==> flow/design.v <==
`timescale 1ns / 1ps
module Config_data_Combination #(parameter DATA_WIDTH=170,  
                                 parameter CNT_WIDTH=8,  
                                 parameter TMP_WIDTH=((DATA_WIDTH+15)/16)*16  
   ) (
   input clk_in,  
   input rst,  
   input [15:0] data_in,  
   input pulse,  
   output reg [DATA_WIDTH-1:0] data_out  
   );
reg [CNT_WIDTH-1:0] counter;
reg [TMP_WIDTH-1:0] data_tmp;
reg [2:0] current_state, next_state;
parameter s0=3'b001;
parameter s1=3'b010;
parameter s2=3'b100;
always@(posedge clk_in or posedge rst)
begin
  if(rst)
    begin
    current_state<=s0;
    end
  else
    begin
    current_state<=next_state;
    end
end                                 
always@(current_state or rst or pulse or counter)
begin
 if(rst)
  begin
  next_state<=s0;
  end
 else
  begin
  case(current_state)
    s0:next_state=(pulse==1)?s1:s0;
    s1:next_state=(counter>= DATA_WIDTH)?s2:s0;
    s2:next_state=s0;
    default:next_state=s0;   
  endcase
  end
end
always@(posedge clk_in or posedge rst)
begin
  if(rst)
   begin
    data_tmp<=0;
    counter<=0;
    data_out<=0;
   end
  else
   begin
    case(next_state)
      s0:
       begin
        data_tmp<=data_tmp;
        counter<=counter;    
        data_out<=data_out;   
       end
      s1:
       begin    
       data_tmp<=data_tmp + (data_in << counter);
       counter=counter+5'b10000;
       data_out<=data_out;
       end
      s2:
       begin
       data_tmp<=0;
       counter<=0;
       data_out<=data_tmp[DATA_WIDTH-1:0];
       end       
      default:
       begin
       data_tmp<=0;
       counter<=0;
       data_out<=0;      
       end      
    endcase
   end
end
endmodule
# Step by step through the tools: Config_data_Combination
# What the tools print for Config_data_Combination, step after step.
# Line numbers count from 1 in the design file above.
# Library cell names are shortened.
# The mark n/a stands for no value.
# design
top_module	Config_data_Combination
clk_port	clk_in
library	sky130hd
lib_corner	tt_025C_1v80

# After elaboration
# Counts by Yosys on the flattened word-level netlist (proc, flatten, opt, wreduce; memories kept). Register bits leave out memories and registers merged into their read ports (data or address). Print and check cells are left out. Cells with the same type and inputs are merged into one.
# bits
register_bits	357
input_bits	19
output_inout_bits	170
elab_cells	21
# op_classes
n_addsub	2
compare	1
equal	5
n_shift	1
muxes	7
n_reduce_logical	1
# op_table
op	n
176-bit case mux with 2-bit select	1
170-bit case mux with 2-bit select	1
16-bit by 8-bit left shift with 176-bit output	1
176-bit adder	1
8-bit case mux with 2-bit select	1
8-bit by 5-bit adder with 8-bit output (second input constant)	1
8-bit >= comparator (second input constant)	1
3-bit by 1-bit equality test with 1-bit output (second input constant)	2
3-bit by 2-bit equality test with 1-bit output (second input constant)	2
3-bit case mux with 2-bit select	1
3-bit 2-to-1 mux	2
3-bit equality test (second input constant)	1
2-bit OR reduction	1
2-bit 2-to-1 mux	1

# Depth
# Depth = most cells in a row (Yosys ltp): at word level without a register or memory, in the mapped netlist without a sequential cell, where the memories' decode and read muxes count.
# logic_depth
ltp_word	7
ABC_AREA	0
mapped_depth	21
ltp_nobuf	18

# Synthesis result
# Source: synth_stat.txt of the flow (Yosys; design flattened, memories mapped). It holds for the ABC_AREA given above (unset counts as 0); a run with the other value may have another netlist.
# The area totals of this step are shown rounded.
# by_type
cell_type	n	type_area_um2
dfrtp_1	346	8.66E+03
ha_1	171	2.14E+03
a22o_1	185	1.62E+03
o21ai_0	299	1.5E+03
nand2_1	383	1.44E+03
a21oi_1	270	1.35E+03
and2_1	171	1.07E+03
xnor2_1	88	770.739
nor2_1	178	668.141
clkbuf_1	174	653.126
xor2_1	74	648.122
nand4_1	97	606.832
a21o_1	69	517.997
o21bai_1	48	360.346
o21a_1	35	262.752
a31oi_1	38	237.728
nor3_1	45	225.216
inv_1	57	213.955
# Not listed: further types 53, cells in them 269.
# mapped
cell_count	2997
area_um2	25000
seq_area_um2	8700
ff_cells	347
buffers	193

# Worst setup path after synthesis
# OpenSTA on the mapped netlist: ideal clock, no wires. The path of least setup slack (recovery checks aside). Input and output delay are each 20% of the period. Register names are those of the netlist, which keeps one name where synthesis merged equal registers.
# synth_timing
kind	register to register
startpoint	reg counter[5]
endpoint	reg data_tmp[166]
clock_period_ps	5570
setup_time_ps	69
t_first_pin_ps	0
t_arrival_ps	4559
required_ps	5501
slack_ps	941
delay_ps	4628
path_stages	19
path_buffers	2
synth_period_reached_ps	4629
# "delay_ps" = arrival - input delay + setup time.
# "path_stages" counts driving pins, that of a launching flip-flop among them; a cell with two outputs on the path counts twice.
# "synth_period_reached_ps" is the clock period less the worst setup slack; recovery checks do not enter. This is arithmetic on one report: input and output delays are still those of the set period (20% each).
# Between the ends stands the longest chain of elaborated cells between them, by number of cells; it is not shown to be the way that was timed. Of several equally long chains one is given.
# A line is the first line of the expression or statement that the cell stems from. Yosys adds cells for indexed reads and writes and turns some case tables into memories.
# At most two assigning lines are given for a register; there are more.
# synth_between
path_cell_list	dfrtp_1 -> clkbuf_1 -> nor4_1 -> clkbuf_1 -> nand2_1 -> fa_1 -> nor2b_1 -> o31a_1 -> o31ai_1 -> a211oi_2 -> o211ai_1 -> a211o_1 -> a2111oi_4 -> o21a_1 -> nor2_2 -> o21a_1 -> o31a_1 -> or4_1 -> nand3_1
elab_chain_cells	6
cells_between	9
lines_between	5
classes_between	add/sub: 1; compare: 1; eq/ne: 2; shift: 1; mux: 4
# synth_rtl
element	line_no	source
from (decl)	12	reg [CNT_WIDTH-1:0] counter;
from (assign)	59	counter<=counter;
from (assign)	65	counter=counter+5'b10000;
8-bit >= comparator	39	s1:next_state=(counter>= DATA_WIDTH)?s2:s0;
3-bit 2-to-1 mux	39
3-bit case mux with 2-bit select	37	case(current_state)
3-bit 2-to-1 mux	31	if(rst)
3-bit by 2-bit equality test with 1-bit output	55	case(next_state)
176-bit case mux with 2-bit select	55
to (assign)	58	data_tmp<=data_tmp;
to (assign)	64	data_tmp<=data_tmp + (data_in << counter);
to (decl)	13	reg [TMP_WIDTH-1:0] data_tmp;

# Worst path after layout
# From the final timing report of job 1: the path of least setup slack in the routed layout; clock arrival at registers is part of the times.
# The path's times are printed in steps of 10 ps; the period is the one set.
# layout_timing
kind	input to register
startpoint	in data_in[1]
endpoint	reg data_tmp[114]
clock_period_ps	8300
in_delay_ps	1660
setup_time_ps	110
t_first_pin_ps	1660
t_arrival_ps	7290
required_ps	8770
slack_ps	1480
path_stages	17
path_buffers	2
# Between the ends stands the longest chain of elaborated cells between them, by number of cells; it is not shown to be the way that was timed. Of several equally long chains one is given.
# At most two assigning lines are given for a register; there are more.
# layout_between
path_cell_list	clkdlybuf4s50_1 -> buf_4 -> nand2_1 -> fa_1 -> nor2b_1 -> o31a_1 -> o31ai_1 -> a211oi_2 -> o21a_1 -> nor2_1 -> o21a_1 -> o21ai_1 -> a31o_2 -> a211oi_1 -> o21ai_0 -> xor2_1 -> a22o_1
elab_chain_cells	3
cells_between	3
lines_between	2
classes_between	add/sub: 1; shift: 1; mux: 1
# layout_rtl
element	line_no	source
from (decl)	8	input [15:0] data_in,
16-bit by 8-bit left shift with 176-bit output	64	data_tmp<=data_tmp + (data_in << counter);
176-bit adder	64
176-bit case mux with 2-bit select	55	case(next_state)
to (assign)	58	data_tmp<=data_tmp;
to (assign)	64
to (decl)	13	reg [TMP_WIDTH-1:0] data_tmp;

# Record of 2 stored runs of the RTL-to-layout flow on Config_data_Combination, platform sky130hd. The runs are unordered. Constraints: input delay and output delay 20% of the set period each, output load 0.01 pF.
# "timing.achieved_period_ps": clock period set for the run, less the worst setup slack. It is reckoned from that one timing run; input and output delays stay at 20% of the period that was set.
# "worstPathTime_ps" means the part of the period allowed to the worst setup path (the constraints hold back 20% at inputs and 20% at outputs) less its slack; where the path has registers, the arrival times of their clocks count too.
# By "power_w" is meant OpenSTA's value without simulated activity: inputs other than the clock are taken to toggle once in ten clock periods, and the tool carries that through the logic.
# "worstPathTime_ps" is given in steps of 10 ps.
# Measured values are rounded.
# Settings: - = not set for that run.
run name	period_ns	CAP_MARGIN	CORE_MARGIN	CORE_UTILIZATION	SLEW_MARGIN	PLACE_DENSITY_LB_ADDON	GPL_TIMING_DRIVEN	GPL_ROUTABILITY_DRIVEN	CTS_CLUSTER_SIZE	MIN_ROUTING_LAYER	fin_util_pct	hold_ws_ps	power_w	total_die_area_um2	timing.achieved_period_ps	worstPathTime_ps	path_kind	final_stdcell_area_um2	timing.setup.ws_ps	synth_area_um2	fin_tns_ps
job 1	8.3	20	2	40	20	-	-	-	-	-	47	500	0.0043	64000	6816	5160	input to register	29000	1500	25000	0
job 2	5.86	20	2	59	20	0.24	1	0	56	met1	70	500	0.0059	44000	5349	4180	input to register	29000	510	25000	0
