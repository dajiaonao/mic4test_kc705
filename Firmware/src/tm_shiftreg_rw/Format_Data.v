==> flow/design.v <==
`timescale 1ns / 1ps
module Format_Data #(parameter DATA_WIDTH=170,  
                     parameter VALID_WIDTH=32,  
                     parameter NUM_WIDTH=4,  
                     parameter FIFO_WIDTH=36,  
                     parameter NUMBER=DATA_WIDTH/VALID_WIDTH+1,  
                     parameter TOTAL_DATA_WIDTH=NUMBER*VALID_WIDTH  
   ) (
   input clk,
   input rst,
   input start,
   input [DATA_WIDTH-1:0] data_in,
   input fifo_full,
   input valid,
   output reg fifo_wr_en,
   output reg [FIFO_WIDTH-1:0] data_out
   );
reg [NUM_WIDTH-1:0] counter;
reg [TOTAL_DATA_WIDTH-1:0] multi;
reg [3:0] current_state, next_state;
parameter s0=4'b0001;
parameter s1=4'b0010;
parameter s2=4'b0100;
parameter s3=4'b1000;
always@(negedge clk or posedge rst)
begin
if(rst)
 begin
 current_state<=s0;
 end
else
 begin
 current_state<=next_state;
 end
end
always@(current_state or rst or valid or counter or start or fifo_full)
begin
 if(rst)
  begin
  next_state=s0;
  end
 else
  begin
   case(current_state)
     s0:next_state=(start==1)?s1:s0;
     s1:next_state=(valid==1&&fifo_full==0)?s2:s1;
     s2:next_state=(fifo_full==1)?s3:
                     (counter==0)?s0:s2;
     s3:next_state=(fifo_full==0)?s2:s3;                
     default:next_state=s0;
    endcase
  end
end
always@(negedge clk or posedge rst)
begin
if(rst)
 begin
 counter <= 0;
 multi <= 0;
 data_out <= 0;
 fifo_wr_en <= 0;
 end
else
 begin
  case(next_state)
   s0:
     begin
     counter <= 0;
     multi <= 0;
     data_out <= 0;
     fifo_wr_en <= 0;
     end
   s1:
     begin
     counter <= NUMBER;
     multi <= {VALID_WIDTH{1'b1}} << TOTAL_DATA_WIDTH-VALID_WIDTH;
     data_out <= 0;
     fifo_wr_en <= 0;
     end
   s2:
     begin
     counter <= counter - 1'b1;    
     data_out <= (data_in & multi)>> (counter-1'b1)*VALID_WIDTH;
     multi <= multi >> VALID_WIDTH;
     fifo_wr_en <= 1;
     end
   s3:
     begin
     counter <= counter;
     multi <= multi;
     data_out <= data_out;
     fifo_wr_en <= 0;
     end
   default:
     begin
     counter <= 0;
     multi <= 0;
     data_out <= 0;
     fifo_wr_en <= 0;
     end
  endcase
 end
end
endmodule
Reports on Format_Data
The steps from the RTL of Format_Data to its reports follow in flow order.
Line numbers count from 1 in the design file above.
Operators: Yosys type, input widths -> output width; for muxes data width and select width s.
Library cell names are shortened.
{ "inputs": {"top": "Format_Data", "clk_port": "clk", "cell_library": "sky130hd", "corner": "tt_025C_1v80"} }

Word level
Source: Yosys, flattened and elaborated, memories not mapped. Widths are those after wreduce. Registers that Yosys merges into a memory's read port (data or address) are not register bits. Print and check cells do not count.
{ "word_totals": {"in_bits": 175, "register_bits": 237, "output_inout_bits": 37, "word_cells": 30} }
{ "op_classes": {"add_sub_neg": 2, "eq_ne": 7, "bitwise": 2, "n_reduce_logical": 2, "muxes": 11, "shifts": 1} }
{ "ops": {"columns": ["op", "count"], "rows": [
  ["$pmux 192 s3", 1],
  ["$and 170x192->192", 1],
  ["$shr 192x32->36", 1],
  ["$pmux 36 s2", 1],
  ["$pmux 4 s4", 1],
  ["$pmux 4 s3", 1],
  ["$mux 4", 3],
  ["$eq 4x2->1 const B", 2],
  ["$eq 4x3->1 const B", 2],
  ["$eq 4x4->1 const B", 2],
  ["$mux 3", 2],
  ["$sub 4x1->5 const B", 1],
  ["$sub 4x1->4 const B", 1],
  ["$eq 4x1->1 const B", 1],
  ["$logic_not 4->1", 1],
  ["$mux 2", 1],
  ["$logic_and 1x1->1", 1],
  ["$not 1->1", 1],
  ["$mux 1", 1]
]} }

Logic depth
Longest topological path by Yosys (ltp), each cell counted once; first at word level (registers and memories cut), then after technology mapping (sequential cells cut; the memories' decode and read muxes count).
{ "depth": {"word_depth": 7, "ABC_AREA": 0, "mapped_depth": 9, "ltp_nobuf": 7} }

Netlist
Yosys stat after the flow's synthesis: flattened, memories mapped to cells. It holds for the ABC_AREA given above (unset counts as 0); a run with the other value may have another netlist.
The area totals of this step are shown rounded.
{ "by_type": {"columns": ["cell", "count", "area_total_um2"], "rows": [
  ["dfrtn_1", 50, 1251.2],
  ["nand2_1", 99, 371.606],
  ["a221o_1", 23, 230.221],
  ["a22oi_1", 29, 217.709],
  ["o22ai_1", 34, 212.704],
  ["a221oi_1", 17, 148.893],
  ["o21ai_1", 23, 115.11],
  ["a22o_1", 13, 113.859],
  ["buf_2", 20, 100.096],
  ["clkbuf_1", 14, 52.55],
  ["and3_1", 6, 37.536],
  ["o31ai_1", 5, 37.536],
  ["a31oi_1", 5, 31.28],
  ["nor2b_1", 5, 31.28],
  ["nand3_1", 6, 30.029],
  ["dfstp_2", 1, 26.275],
  ["nand2b_1", 4, 25.024],
  ["nor2_1", 6, 22.522]
]} }
Other cell types: 31; their cells: 50.
{ "synth_totals": {"ffs": 51, "buffers": 38, "seq_area_um2": 1300, "cell_count": 410, "yosys_area_um2": 3400} }

Wiki page: Format_Data / flow data

Stored flow runs of Format_Data (2 of them; Yosys, OpenROAD, sky130hd). They differ in their settings and are not a sequence. Constraints: input delay and output delay 20% of the set period each, output load 0.01 pF.
"final_power_mw": no workload was simulated; the value follows from the tool's default switching activity.
The results are shown rounded.
[
  {
    "run": "run 1",
    "settings": { "period_ns": 5.95, "CORE_UTILIZATION": 20, "SETUP_SLACK_MARGIN": 1.21, "PLACE_DENSITY": 0.5, "CELL_PAD_IN_SITES_DETAIL_PLACEMENT": 2, "ABC_AREA": 0, "GPL_TIMING_DRIVEN": 1, "SLEW_MARGIN": 5, "CAP_MARGIN": 20, "CORE_MARGIN": 2 },
    "results": { "timing.setup.ws_ns": 0.71, "dieArea_um2": 18000, "final_hold_ws_ns": 0.46, "yosys_chip_area_um2": 3400, "final_power_mw": 0.88, "timing.setup.tns_ns": 0.000, "post_route_stdcell_area_um2": 6600, "post_route_util_pct": 40 }
  },
  {
    "run": "run 2",
    "settings": { "period_ns": 7.27, "CAP_MARGIN": 20, "CORE_MARGIN": 2, "CORE_UTILIZATION": 40, "SLEW_MARGIN": 20 },
    "results": { "timing.setup.ws_ns": 0.51, "dieArea_um2": 9300, "final_hold_ws_ns": 0.43, "yosys_chip_area_um2": 3400, "final_power_mw": 0.60, "timing.setup.tns_ns": 0.000, "post_route_stdcell_area_um2": 5700, "post_route_util_pct": 69 }
  }
]
