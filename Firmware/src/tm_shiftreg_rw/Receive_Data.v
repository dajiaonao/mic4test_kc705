==> flow/design.v <==
`timescale 1ns / 1ps
module Receive_Data #(parameter DATA_WIDTH=170,   
                      parameter CNT_WIDTH=8,  
                      parameter SHIFT_DIRECTION=1,  
                      parameter READ_DELAY=0  
   ) (
    input data_in,  
    input clk,  
    input rst,  
    input start,  
    output reg [DATA_WIDTH-1:0] dout,  
    output reg valid  
    );
reg [2:0] current_state_in, next_state_in;
reg [DATA_WIDTH-1:0] dout_tmp;
reg [CNT_WIDTH:0] cnt;    
parameter s0=3'b001;
parameter s1=3'b010;
parameter s2=3'b100;
parameter s3=3'b000;
always@(negedge clk or posedge rst)
begin
if(rst)
 begin
 current_state_in<=s0;
 end
else
 begin
 current_state_in<=next_state_in;
 end
end
always@(current_state_in or rst or start or cnt)
begin
if(rst)
 begin
 next_state_in=s0;
 end
else
 begin
  case(current_state_in)
    s0: next_state_in=(start == 1'b1 && READ_DELAY == 0)?s2:
                      (start == 1'b1 && READ_DELAY == 1)?s3:
                      (start == 1'b1 && READ_DELAY == 2)?s1:s0; 
    s1: next_state_in=s3; 
    s3: next_state_in=s2;    
    s2: next_state_in=(cnt==DATA_WIDTH)?s0:s2;
    default: next_state_in=s0;
  endcase
 end
end
always@(negedge clk or posedge rst)
begin
 if(rst)
 begin
  cnt<=0;
  dout_tmp<=0;
 end
 else
 begin
  case(next_state_in)
   s0:
     begin
     cnt<=0;
     dout_tmp<=0;
     end
   s1,s3:  
     begin
     cnt<=0;
     dout_tmp<=0;
     end 
   s2:
     begin
     cnt<=cnt+1'b1;
     if(SHIFT_DIRECTION)
      begin
      dout_tmp[DATA_WIDTH-1-cnt]<=data_in;
      end
     else
      begin
      dout_tmp[cnt]<=data_in;
      end
     end
   default:
     begin
     cnt<=0;
     dout_tmp<=0;
     end
   endcase
 end
end
always@(negedge clk or posedge rst)
begin
 if(rst)
  begin
   dout<=0;
   valid<=0;
  end
 else
  begin
   if(cnt==DATA_WIDTH)
    begin
     dout<=dout_tmp;
     valid<=1;
    end
   else
    begin
     dout<=dout;
     valid<=0;
    end
  end
end
endmodule
# ---- Step by step through the tools: Receive_Data
# What the tools print for Receive_Data, step after step.
# Lines are those of the file above, counted from 1.
# Cell names lack the library's common part.
# A cell with - has no value.
dict set report design {
  top {Receive_Data}
  clock_port {clk}
  library {sky130hd}
  lib_corner {tt_025C_1v80}
}

# ---- After elaboration
# Source: Yosys, flattened and elaborated, memories not mapped. Widths are those after wreduce; folded enables and synchronous resets count as part of the registers. Registers that Yosys merges into a memory's read port (data or address) are not register bits. Print and check cells do not count. Equal cells are merged and count once.
dict set report op_classes {
  add_sub_neg 3
  eq_ne 5
  shifts 2
  muxes 7
  n_logic 3
  n_reduce_logical 1
}
# op n
set op_table {}
lappend op_table {{1-bit by 33-bit variable shift with 170-bit output} 1}
lappend op_table {{1-bit by 33-bit variable shift with 170-bit output (first input constant)} 1}
lappend op_table {{170-bit bitwise AND} 1}
lappend op_table {{170-bit bitwise OR} 1}
lappend op_table {{170-bit NOT} 1}
lappend op_table {{170-bit 2-to-1 mux} 1}
lappend op_table {{32-bit negator with 33-bit output} 1}
lappend op_table {{3-bit parallel mux with 4-bit select} 1}
lappend op_table {{8-bit by 9-bit subtractor with 10-bit output (first input constant)} 1}
lappend op_table {{9-bit by 1-bit adder with 9-bit output (second input constant)} 1}
lappend op_table {{9-bit by 8-bit equality test with 1-bit output (second input constant)} 1}
lappend op_table {{9-bit 2-to-1 mux} 1}
lappend op_table {{3-bit 2-to-1 mux} 3}
lappend op_table {{3-bit equality test (second input constant)} 2}
lappend op_table {{3-bit by 1-bit equality test with 1-bit output (second input constant)} 1}
lappend op_table {{3-bit by 2-bit equality test with 1-bit output (second input constant)} 1}
lappend op_table {{3-bit logical NOT} 1}
lappend op_table {{1-bit 2-to-1 mux} 1}
dict set report word_totals {
  regBits 353
  in_bits 4
  output_inout_bits 171
}

# ---- Depth
# Longest topological path by Yosys (ltp), each cell counted once; first at word level (registers and memories cut), then after technology mapping (sequential cells cut; the memories' decode and read muxes count).
dict set report depth {
  depth_word 7
  abc_area 0
  ltp_mapped 18
}

# ---- Mapped cells and area
# The flow's flattened synthesis, as Yosys stat reports it; memories are mapped. The netlist is that of the ABC_AREA named above (0 if unset); the other value can give another one.
# The area totals of this step are shown rounded.
dict set report synth_totals {
  cell_count 1370
  area_um2 15900
  seqArea_um2 8810
  ff_cells 352
}
# type n
set types {}
lappend types {dfrtn_1 351}
lappend types {mux2_2 170}
lappend types {mux2i_1 134}
lappend types {nand2_1 180}
lappend types {nand3_1 103}
lappend types {nand4_1 64}
lappend types {clkbuf_1 60}
lappend types {a21oi_1 42}
lappend types {buf_2 36}
lappend types {ha_1 14}
lappend types {nor2_1 41}
lappend types {o31ai_1 20}
lappend types {o21ai_0 21}
lappend types {buf_4 9}
lappend types {xor2_1 7}
lappend types {xnor2_1 6}
lappend types {nor3_1 9}
lappend types {and2_1 7}
# Not listed: further types 50, cells in them 96.

; Record of 2 stored runs of the RTL-to-layout flow on Receive_Data, platform sky130hd. The runs are unordered. Constraints: input delay and output delay 20% of the set period each, output load 0.01 pF.
; "clock_period_reached_ns" means the clock period less the worst setup slack. The figure is calculated, with input and output delays left at 20% of the set period.
; "worst_path_allowed_less_slack_ns" = time allowed to the worst setup path (clock period - input delay - output delay, where it has them) - its slack; a late launch clock adds to it, a late capture clock takes from it.
; "power_uw" rests on the timing tool's default activity at the inputs, not on a simulated workload.
; The measured numbers are rounded.

[flow run A: settings]
period_ns = 3.67
CORE_UTILIZATION = 15
SETUP_SLACK_MARGIN = 0.16
PLACE_DENSITY_LB_ADDON = 0.3
HOLD_SLACK_MARGIN = 0.06
CORE_MARGIN = 3
CELL_PAD_IN_SITES_DETAIL_PLACEMENT = 1
TNS_END_PERCENT = 55
CTS_CLUSTER_SIZE = 69
CTS_CLUSTER_DIAMETER = 164
SLEW_MARGIN = 15
MAX_ROUTING_LAYER = met5
CAP_MARGIN = 20
[flow run A: results]
synthArea_um2 = 15900
die_footprint_um2 = 110000
final_cell_area_um2 = 21600
post_route_util_pct = 20.7
setup_ws_ns = -0.324
fin_tns_ns = -35.9
fin_hold_ws_ns = 0.442
power_uw = 6440
clock_period_reached_ns = 3.994
worst_path_allowed_less_slack_ns = 3.99
path_kind = register to register

[flow run B: settings]
period_ns = 6.49
CORE_UTILIZATION = 21
SETUP_SLACK_MARGIN = 0.36
PLACE_DENSITY_LB_ADDON = 0.23
CORE_ASPECT_RATIO = 0.66
CORE_MARGIN = 9
CELL_PAD_IN_SITES_DETAIL_PLACEMENT = 1
TNS_END_PERCENT = 75
CAP_MARGIN = 5
MIN_ROUTING_LAYER = met1
MAX_ROUTING_LAYER = met4
SLEW_MARGIN = 20
[flow run B: results]
synthArea_um2 = 15900
die_footprint_um2 = 86200
final_cell_area_um2 = 20400
post_route_util_pct = 27.4
setup_ws_ns = 0.407
fin_tns_ns = 0.000
fin_hold_ws_ns = 0.450
power_uw = 4860
